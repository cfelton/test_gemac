==> flow/design.v <==
`timescale 1ns/10ps
module m_fifo_short (
    clock,
    reset,
    clear,
    datain,
    src_rdy_i,
    dst_rdy_o,
    dataout,
    src_rdy_o,
    dst_rdy_i
);
input clock;
input reset;
input clear;
input [35:0] datain;
input src_rdy_i;
output dst_rdy_o;
wire dst_rdy_o;
output [35:0] dataout;
wire [35:0] dataout;
output src_rdy_o;
wire src_rdy_o;
input dst_rdy_i;
reg fbus_empty;
wire rd;
wire wr;
reg fbus_full;
reg [4:0] gfifo_nvacant;
reg [3:0] gfifo_addr;
wire gfifo_fbus_rvld;
reg [4:0] gfifo_ntenant;
reg [35:0] gfifo_mem [0:16-1];
assign wr = (src_rdy_i & dst_rdy_o);
assign rd = (dst_rdy_i & src_rdy_o);
assign dst_rdy_o = (!fbus_full);
assign src_rdy_o = (!fbus_empty);
always @(posedge clock) begin: M_FIFO_SHORT_GFIFO_RTL_SRL_IN
    integer ii;
    if (wr) begin
        gfifo_mem[0] <= datain;
        for (ii=1; ii<16; ii=ii+1) begin
            gfifo_mem[ii] <= gfifo_mem[(ii - 1)];
        end
    end
end
assign dataout = gfifo_mem[gfifo_addr];
assign gfifo_fbus_rvld = rd;
always @(posedge clock, posedge reset) begin: M_FIFO_SHORT_GFIFO_RTL_FIFO
    if (reset == 1) begin
        fbus_empty <= 1;
        fbus_full <= 0;
        gfifo_addr <= 0;
    end
    else begin
        if (clear) begin
            gfifo_addr <= 0;
            fbus_empty <= 1'b1;
            fbus_full <= 1'b0;
        end
        else if ((rd && (!wr))) begin
            fbus_full <= 1'b0;
            if ((gfifo_addr == 0)) begin
                fbus_empty <= 1'b1;
            end
            else begin
                gfifo_addr <= (gfifo_addr - 1);
            end
        end
        else if ((wr && (!rd))) begin
            fbus_empty <= 1'b0;
            if ((!fbus_empty)) begin
                gfifo_addr <= (gfifo_addr + 1);
            end
            if (($signed({1'b0, gfifo_addr}) == (16 - 2))) begin
                fbus_full <= 1'b1;
            end
        end
    end
end
always @(posedge clock, posedge reset) begin: M_FIFO_SHORT_GFIFO_DBG_OCCUPANCY
    if (reset == 1) begin
        gfifo_nvacant <= 16;
        gfifo_ntenant <= 0;
    end
    else begin
        if (clear) begin
            gfifo_nvacant <= 16;
            gfifo_ntenant <= 0;
        end
        else if ((rd && (!wr))) begin
            gfifo_nvacant <= (gfifo_nvacant + 1);
            gfifo_ntenant <= (gfifo_ntenant - 1);
        end
        else if ((wr && (!rd))) begin
            gfifo_nvacant <= (gfifo_nvacant - 1);
            gfifo_ntenant <= (gfifo_ntenant + 1);
        end
    end
end
endmodule
# Tool chain data of m_fifo_short
# The steps from the RTL of m_fifo_short to its reports follow in flow order.
# Line numbers count from 1 in the design file above.
# Cell names lack the library's common part.
design:
  top_module: "m_fifo_short"
  clock_port: "clock"
  lib: "sky130hd"
  pvt_corner: "tt_025C_1v80"

# After elaboration
# Yosys after proc, flatten, opt, wreduce and memory -nomap, before mapping. Print and check cells are not counted.
word_totals:
  ff_bits: 582
  latchBits: 0
  ramBits: 0
  rom_bits: 0
  clocked_rd_ports_x_width: 0
  mem_count: 0
  in_bits: 41
  out_inout_bits: 38
  elab_cells: 68
classes:
  n_addsub: 2
  n_mul: 0
  n_div: 0
  n_cmp: 0
  equal: 19
  shifts: 0
  n_mux: 14
  logic: 2
  reduce_and_logical: 12
ops:
  columns: ["operator", "n"]
  rows:
  - ["36-bit case mux with 16-bit select", 1]
  - ["4-bit == test (second input constant)", 8]
  - ["4-bit two-way mux", 5]
  - ["4-bit by 3-bit == test with 1-bit output (second input constant)", 4]
  - ["4-bit by 2-bit == test with 1-bit output (second input constant)", 3]
  - ["1-bit two-way mux", 8]
  - ["3-bit by 2-bit != test with 1-bit output (second input constant)", 2]
  - ["3-bit nonzero test", 2]
  - ["1-bit logical NOT", 4]
  - ["2-bit AND reduction", 2]
  - ["4-bit by 1-bit adder with 4-bit output (second input constant)", 1]
  - ["4-bit by 1-bit subtractor with 4-bit output (second input constant)", 1]
  - ["4-bit by 1-bit == test with 1-bit output (second input constant)", 1]
  - ["4-bit logical NOT", 1]
  - ["3-bit != test (second input constant)", 1]
  - ["3-bit AND reduction", 1]
  - ["1-bit bitwise AND", 2]
  - ["1-bit logical AND", 2]

# Depth
# Depth = most cells in a row (Yosys ltp): at word level without a register or memory, in the mapped netlist without a sequential cell, where the memories' decode and read muxes count.
depth:
  word_depth: 7
  abc_area: 0
  mapped_depth: 10

# Netlist
# Yosys stat after the flow's synthesis: flattened, memories mapped to cells. It holds for the ABC_AREA given above (unset counts as 0); a run with the other value may have another netlist.
# Totals and module areas in this step are rounded.
types:
  columns: ["cell", "n"]
  rows:
  - ["edfxtp_1", 576]
  - ["a22oi_1", 78]
  - ["a222oi_1", 40]
  - ["a21oi_1", 73]
  - ["a22o_1", 35]
  - ["buf_2", 59]
  - ["a221oi_1", 32]
  - ["mux2_2", 21]
  - ["nand2_1", 57]
  - ["nor2_1", 44]
  - ["a31oi_1", 25]
  - ["nand3_1", 30]
  - ["o21ai_0", 27]
  - ["dfrtp_1", 5]
  - ["a32o_1", 9]
  - ["mux2i_1", 9]
  - ["a311oi_1", 9]
  - ["a32oi_1", 9]
# Other cell types: 40; their cells: 147.
mapped:
  cells: 1285
  area_um2: 22100
  flip_flops: 582
  buf_cells: 98

# Timing after synthesis
# Source: OpenSTA report_checks on the synthesized netlist (no wires, ideal clock, input and output delay 20% of the period each), path of least setup slack; recovery checks are left aside. Register names are those of the netlist, which keeps one name where synthesis merged equal registers.
synth_path:
  path_type: "input-to-reg"
  from: "in src_rdy_i"
  to: "reg gfifo_addr[1]"
  clock_period_ps: 31100
  in_delay_ps: 6220
  setup_ps: 94
  arrival_time_ps: 19519
  required_ps: 31006
  path_slack_ps: 11487
  path_delay_ps: 13393
  stages: 6
  synth_period_reached_ps: 19613
# "path_delay_ps" = arrival - input delay + setup time.
# "stages" counts driving pins, that of a launching flip-flop among them; a cell with two outputs on the path counts twice.
# "synth_period_reached_ps" is the clock period less the worst setup slack; recovery checks do not enter. This is arithmetic on one report: input and output delays are still those of the set period (20% each).
# Between the ends stands the longest chain of elaborated cells between them, by number of cells; it is not shown to be the way that was timed. Of several equally long chains one is given.
# Each line given opens the expression or statement behind the cell; cells for indexed reads and writes are added by Yosys, which also makes memories of some case tables.
# A register here has more assigning lines than the two given.
synth_via:
  path_cell_list: "nand2b_1 -> inv_1 -> nand2b_1 -> a21oi_1 -> nor2_1 -> a211oi_1"
  elab_chain_cells: 5
  cone_cells: 11
synth_rtl:
  columns: ["item", "line", "source"]
  rows:
  - ["start: declaration", 17, "input src_rdy_i;"]
  - ["1-bit bitwise AND", 34, "assign wr = (src_rdy_i & dst_rdy_o);"]
  - ["1-bit logical AND", 70, "else if ((wr && (!rd))) begin"]
  - ["4-bit two-way mux", 70, null]
  - ["4-bit two-way mux", 61, "else if ((rd && (!wr))) begin"]
  - ["4-bit two-way mux", 56, "if (clear) begin"]
  - ["end: assignment", 67, "gfifo_addr <= (gfifo_addr - 1);"]
  - ["end: assignment", 73, "gfifo_addr <= (gfifo_addr + 1);"]
  - ["end: declaration", 30, "reg [3:0] gfifo_addr;"]

# Worst path after layout
# From the final timing report of run 1: the path of least setup slack in the routed layout; clock arrival at registers is part of the times.
# The path's times are printed in steps of 10 ps; the period is the one set.
layout_path:
  path_type: "reg-to-output"
  from: "reg gfifo_addr[0]"
  to: "out dataout[24]"
  clock_period_ps: 11400
  arrival_time_ps: 4600
  required_ps: 9120
  path_slack_ps: 4520
  stages: 10
# Between the ends stands the longest chain of elaborated cells between them, by number of cells; it is not shown to be the way that was timed. Of several equally long chains one is given.
# A register here has more assigning lines than the two given.
layout_via:
  path_cell_list: "dfrtp_1 -> inv_1 -> ha_4 -> buf_4 -> nor3_1 -> a21boi_4 -> a221o_1 -> a21oi_1 -> a31oi_1 -> clkdlybuf4s50_1"
  elab_chain_cells: 2
  cone_cells: 17
layout_rtl:
  columns: ["item", "line", "source"]
  rows:
  - ["start: declaration", 30, "reg [3:0] gfifo_addr;"]
  - ["start: assignment", 67, "gfifo_addr <= (gfifo_addr - 1);"]
  - ["start: assignment", 73, "gfifo_addr <= (gfifo_addr + 1);"]
  - ["4-bit == test", 47, "assign dataout = gfifo_mem[gfifo_addr];"]
  - ["36-bit case mux with 16-bit select", 47, null]
  - ["end: declaration", 20, "output [35:0] dataout;"]

# Measured data: module m_fifo_short, platform sky130hd, 2 stored runs of the flow under differing settings, order arbitrary. Input and output delays are each 20% of the period that was set; the output load is 0.01 pF.
# "achieved_period_ps" means the clock period less the worst setup slack. The figure is calculated, with input and output delays left at 20% of the set period.
# "timing.worst_path_ps": the worst setup path's part of the clock period (all of it between registers, 20% less for each end at a port) less its slack. A launch clock that arrives late makes it longer, a capture clock that arrives late makes it shorter.
# "timing.worst_path_ps" is given in steps of 10 ps.
# Values from the reports are rounded here.
runs:
  - name: "run 1"
    settings:
      period_ns: 11.4
      CAP_MARGIN: 20
      CORE_MARGIN: 2
      CORE_UTILIZATION: 40
      SLEW_MARGIN: 20
    results:
      final_setup_ws_ps: 4520
      timing.worst_path_ps: 4600
      worst_setup_path_type: "reg-to-output"
      finalUtil_frac: 0.465
      die_footprint_um2: 57300
      ws_hold_ps: 434
      achieved_period_ps: 6879
      synthesis_area_um2: 22100
  - name: "run 2"
    settings:
      period_ns: 25.2
      CORE_UTILIZATION: 48
      SETUP_SLACK_MARGIN: 0.69
      PLACE_DENSITY_LB_ADDON: 0.11
      CORE_MARGIN: 7
      CELL_PAD_IN_SITES_GLOBAL_PLACEMENT: 3
      ABC_AREA: 0
      CTS_CLUSTER_DIAMETER: 83
      CAP_MARGIN: 5
      SLEW_MARGIN: 20
    results:
      final_setup_ws_ps: 15100
      timing.worst_path_ps: 5050
      worst_setup_path_type: "reg-to-output"
      finalUtil_frac: 0.557
      die_footprint_um2: 52400
      ws_hold_ps: 439
      achieved_period_ps: 10093
      synthesis_area_um2: 22100
